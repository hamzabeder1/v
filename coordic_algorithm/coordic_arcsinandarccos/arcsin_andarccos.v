==> flow/design.v <==
`timescale 1ns / 1ps
module arcsin_andarccos#(parameter n = 16) (input clk, input st, input signed [15:0] arcsin_in, input [3:0] func, output signed [31:0] result
    );
    wire k;
    integer i;
    reg signed [15:0] reg_x[n:0];
    reg signed [15:0] reg_y[n:0];
    reg signed [15:0] reg_z[n:0];
    reg[1:0] state, nextstate;
    reg load, add;
    wire signed [15:0] arcsin, arccos;
    wire done;
    wire [15:0] TANROM[15:0];
    assign TANROM[0] = 16'b0011001001000011;
    assign TANROM[1] = 16'b0001110110101100;
    assign TANROM[2] = 16'b0000111110101101;
    assign TANROM[3] = 16'b0000011111110101;
    assign TANROM[4] = 16'b0000001111111110;
    assign TANROM[5] = 16'b0000000111111111;
    assign TANROM[6] = 16'b0000000011111111;
    assign TANROM[7] = 16'b0000000001111111;
    assign TANROM[8] = 16'b0000000000111111;
    assign TANROM[9] = 16'b0000000000011111;
    assign TANROM[10] =16'b0000000000001111;
    assign TANROM[11] =16'b0000000000000111;
    assign TANROM[12] =16'b0000000000000011;
    assign TANROM[13] =16'b0000000000000001;
    assign TANROM[14] =16'b0000000000000000;
    assign TANROM[15] =16'b0000000000000000;
    always@(state, st, k)
    begin
        nextstate<=0;
        load<=0;
        add<=0;
        case(state)
        0:
        begin
            if(~st)
                nextstate<=0;
            else if(st == 1)
            begin
                load<=1;
                nextstate<=1;
            end
        end
        1:
        begin
            if(k)
            begin
                nextstate<=2;
            end
            else
            begin
                add<=1;
                nextstate<=1;
            end
        end
        2:
            begin
                if(~st)
                begin
                    nextstate<=2;
                end
                else
                begin
                    load<=1;
                    nextstate<=1;
                end
            end
        endcase
    end
    always@(posedge clk)
    begin
        state<=nextstate;
        if(load)
        begin
            reg_x[0] <= 16'b0010011011011101;
            reg_y[0] <= 16'd0;
            reg_z[0] <= 16'd0;
            i<=0;
        end
        else if(add)
        begin
            i<= i+1;
            if(reg_y[i] < arcsin_in)
            begin
                reg_x[i+1] <= reg_x[i] -(reg_y[i] >>> i);
                reg_y[i+1] <= reg_y[i] + (reg_x[i]>>>i);
                reg_z[i+1] <= reg_z[i] + TANROM[i];
            end
            else
            begin
                reg_x[i+1] <= reg_x[i] +(reg_y[i] >>> i);
                reg_y[i+1] <= reg_y[i] - (reg_x[i]>>>i);
                reg_z[i+1] <= reg_z[i] - TANROM[i];
            end
        end
    end
    assign result = (func == 2)? arccos :((func == 3)?arcsin:32'dz);
    assign k = (i == n)? 1:0;
    assign done = (state == 2)? 1:0;
    assign arcsin = (done == 1)? reg_z[n]: 16'dz;
    assign arccos = (done == 1)? ~{reg_z[n] - 16'b0110010010000111}+1:16'dz;
endmodule
## Reports on arcsin_andarccos

Tool output for the design above, in the order of the flow.
Lines are those of the file above, counted from 1.
Cell names lack the library's common part.
Not given: --

| set-up | value |
|---|---|
| top | arcsin_andarccos |
| clock port | clk |
| library | sky130hd |
| corner | tt_025C_1v80 |

## After elaboration

Counts by Yosys on the flattened word-level netlist (proc, flatten, opt, wreduce; memories kept). Print and check cells are left out.
Yosys's memory passes give these memory sizes; they may raise the number of words (mostly to a power of two), join words into wider ones and drop unused or constant bits.

| word-level totals | value |
|---|---|
| bits in registers | 34 |
| output and inout port bits | 32 |
| memory cells | 3 |
| input bits | 22 |
| word-level cells | 112 |
| word width x clocked read ports | 48 |
| memory bits (writable) | 816 |

| operators by class | value |
|---|---|
| $lt $le $gt $ge | 1 |
| mux-type cells | 64 |
| reduce/logical cells | 7 |
| $add $sub $neg | 9 |
| bitwise logic cells | 4 |
| shift-type cells | 2 |
| eq/ne operators | 20 |

Memory list:

| memory | depth | width | read ports | write ports | RTL line | text |
|---|---|---|---|---|---|---|
| reg_x | 17 | 16 | 1 | 1 | 6 | `reg signed [15:0] reg_x[n:0];` |
| reg_y | 17 | 16 | 1 | 1 | 7 | `reg signed [15:0] reg_y[n:0];` |
| reg_z | 17 | 16 | 2 | 1 | 8 | `reg signed [15:0] reg_z[n:0];` |

Operators with widths:

| kind | number |
|---|---|
| 16-bit 2-to-1 mux | 32 |
| 16-bit parallel mux with 15-bit select | 1 |
| 16-bit by 32-bit >>> shifter with 16-bit output | 2 |
| 32-bit 2-to-1 mux | 2 |
| 16-bit adder | 3 |
| 16-bit subtractor | 3 |
| 16-bit OR reduction | 3 |
| 5-bit 2-to-1 mux | 9 |
| 32-bit by 2-bit adder with 32-bit output (second input constant) | 1 |
| 32-bit by 6-bit == test with 1-bit output (second input constant) | 1 |
| 4-bit == test (second input constant) | 8 |
| 1-bit 2-to-1 mux | 17 |
| 16-bit by 1-bit adder with 16-bit output (second input constant) | 1 |
| 16-bit by 15-bit subtractor with 16-bit output (second input constant) | 1 |
| 16-bit < comparator | 1 |
| 16-bit inverter | 1 |
| 4-bit by 2-bit == test with 1-bit output (second input constant) | 4 |
| 4-bit by 3-bit == test with 1-bit output (second input constant) | 4 |
| 2-bit parallel mux with 3-bit select | 1 |
| 2-bit OR reduction | 2 |
| 4-bit by 1-bit == test with 1-bit output (second input constant) | 1 |
| 4-bit zero test | 1 |
| 2-bit 2-to-1 mux | 2 |
| 1-bit OR | 3 |
| 2-bit by 1-bit == test with 1-bit output (second input constant) | 1 |
| 2-bit == test (second input constant) | 1 |
| 2-bit zero test | 1 |

## Depth

Depth = most cells in a row (Yosys ltp): at word level without a register or memory, in the mapped netlist without a sequential cell, where the memories' decode and read muxes count.

| logic depth | value |
|---|---|
| depth after elaboration | 12 |
| ABC_AREA | 0 |
| depth in mapped cells | 35 |
| mapped depth without buffers | 29 |

## After synthesis

Yosys stat after the flow's synthesis: flattened, memories mapped to cells. It holds for the ABC_AREA given above (unset counts as 0); a run with the other value may have another netlist.

| synthesis totals | value |
|---|---|
| area of sequential cells | 0.0252842 mm^2 |
| buffer cells | 150 |
| cells in the netlist | 2594 |
| chip area (Yosys) | 0.0394516 mm^2 |
| mapped flip-flops | 855 |

Cells by type:

| cell type | number | total area (um^2) |
|---|---|---|
| edfxtp_1 | 816 | 2.45E+04 |
| mux4_2 | 156 | 3513.37 |
| mux2i_1 | 114 | 1.14E+03 |
| ha_1 | 68 | 850.816 |
| dfxtp_1 | 39 | 780.749 |
| nor2_1 | 182 | 683.155 |
| xnor2_1 | 61 | 534.262 |
| nand2_1 | 140 | 525.504 |
| xor2_1 | 54 | 472.954 |
| a21oi_1 | 79 | 395.379 |
| a22oi_1 | 51 | 382.867 |
| o21ai_0 | 76 | 380.365 |
| nor3_1 | 51 | 255.245 |
| nand3_1 | 48 | 240.23 |
| inv_1 | 61 | 228.97 |
| clkbuf_1 | 59 | 221.462 |
| mux2_2 | 19 | 213.955 |
| buf_4 | 25 | 187.68 |

Not listed: further types 95, cells in them 495.

## Worst setup path after synthesis

Source: OpenSTA report_checks on the synthesized netlist (no wires, ideal clock, input and output delay 20% of the period each), path of least setup slack; recovery checks are left aside. Register names are those of the netlist, which keeps one name where synthesis merged equal registers.

| timing path post-synthesis | value |
|---|---|
| path kind | input to register |
| start point | input port st |
| end point | memory reg_x[16][0] |
| path buffers | 0 |
| slack | 2227 ps |
| data arrival time | 7383 ps |
| driving pins on the path | 3 |
| data required time | 9610 ps |
| setup time | 590 ps |
| external input delay | 2040 ps |
| time at the first pin | 2040 ps |
| clock period | 10200 ps |
| delay of the path | 5933 ps |
| period reached after synthesis | 7973 ps |

"delay of the path" is the arrival time less input delay plus setup time.
"driving pins on the path" counts driving pins, that of a launching flip-flop among them; a cell with two outputs on the path counts twice.
"period reached after synthesis" is the clock period less the worst setup slack; recovery checks do not enter. This is arithmetic on one report: input and output delays are still those of the set period (20% each).
Between the ends stands the longest chain of elaborated cells between them, by number of cells; it is not shown to be the way that was timed. Of several equally long chains one is given.
Each line given opens the expression or statement behind the cell; cells for indexed reads and writes are added by Yosys, which also makes memories of some case tables.
The path ends at the enable pin of a flip-flop; only ways to that pin are counted.

| on the way, post-synthesis | value |
|---|---|
| cell sequence | nor2b_1 -> a31oi_1 -> nor4b_1 |
| cells in the longest elaborated chain | 6 |
| elaborated cells on any way between the ends | 9 |
| those cells by class | mux (7); logic (1); reduce/logical (1) |

Ends and longest elaborated chain, post-synthesis:

| item | RTL line | text |
|---|---|---|
| start: declaration | 2 | `module arcsin_andarccos#(parameter n = 16) (input clk, input st, input signed [15:0] arcsin_in, input [3:0] fu ...` |
| 1-bit 2-to-1 mux | 60 | `if(~st)` |
| 1-bit 2-to-1 mux | 35 | `case(state)` |
| 1-bit 2-to-1 mux | 75 | `if(load)` |
| 1-bit OR | -- |  |
| 16-bit OR reduction | -- |  |
| 5-bit 2-to-1 mux | -- |  |
| end: declaration | 6 | `reg signed [15:0] reg_x[n:0];` |

## Timing after layout

From the final timing report of flow run 1: the path of least setup slack in the routed layout; clock arrival at registers is part of the times.
The path's times are printed in steps of 10 ps; the period is the one set.

| timing path after layout | value |
|---|---|
| path kind | register to register |
| start point | register (name not given) |
| end point | memory reg_x[15][13] |
| setup time | 420 ps |
| time at the first pin | 650 ps |
| slack | 1930 ps |
| clock period | 9000 ps |
| path buffers | 3 |
| driving pins on the path | 28 |
| data required time | 9220 ps |
| data arrival time | 7280 ps |

| on the way, after layout | value |
|---|---|
| cell sequence | dfxtp_4 -> buf_12 -> buf_16 -> buf_12 -> mux4_2 -> o22a_1 -> nand3_1 -> nor2_1 -> a21oi_1 -> nor3_1 -> o41ai_1 -> nand2b_1 -> o211ai_1 -> nand2_1 -> ha_1 -> o21a_1 -> ha_1 -> a21o_1 -> a21oi_1 -> o21ai_0 -> a21o_1 -> a21oi_1 -> o21ai_0 -> nor4_1 -> nor3_1 -> a31oi_1 -> xor2_1 -> nand2_1 |

Ends and longest elaborated chain, after layout:

| item | RTL line | text |
|---|---|---|
| end: declaration | 6 | `reg signed [15:0] reg_x[n:0];` |

Chain of elaborated cells between the ends: none given.

Below are 2 stored runs of the flow (Yosys, OpenROAD; platform sky130hd) on arcsin_andarccos, each with its settings and what was measured, unordered. Constraints: input delay and output delay 20% of the set period each, output load 0.01 pF.
"period reached" = clock period - worst setup slack. The figure is calculated, with input and output delays left at 20% of the set period.
"worst path time": the worst setup path's part of the clock period (all of it between registers, 20% less for each end at a port) less its slack. A launch clock that arrives late makes it longer, a capture clock that arrives late makes it shorter.
"worst path time" is given in steps of 10 ps.
Among the settings, . means not set for that run.

| stored run | period_ns | SETUP_SLACK_MARGIN | CAP_MARGIN | CORE_MARGIN | CORE_UTILIZATION | SLEW_MARGIN | PLACE_DENSITY_LB_ADDON | CELL_PAD_IN_SITES_GLOBAL_PLACEMENT | CTS_CLUSTER_SIZE | standard-cell area after routing (mm^2) | worst-case hold slack (ps) | worst path time (ps) | worst setup path type | synthesis area (mm^2) | period reached (ps) | utilization (%) | total negative setup slack (ps) | lowest setup slack (ps) | die area (mm^2) |
|---|---|---|---|---|---|---|---|---|---|---|---|---|---|---|---|---|---|---|---|
| flow run 1 | 9.0 | 1.51 | 20 | 2 | 40 | 20 | . | . | . | 0.045122 | 522 | 7070 | register to register | 0.0394516 | 7066 | 46.0 | 0 | 1934 | 0.101156 |
| flow run 2 | 12.5 | 2.96 | 20 | 2 | 60 | 20 | 0.25 | 0 | 41 | 0.0437757 | 517 | 9110 | register to register | 0.0394516 | 9106 | 66.9 | 0 | 3394 | 0.0678186 |
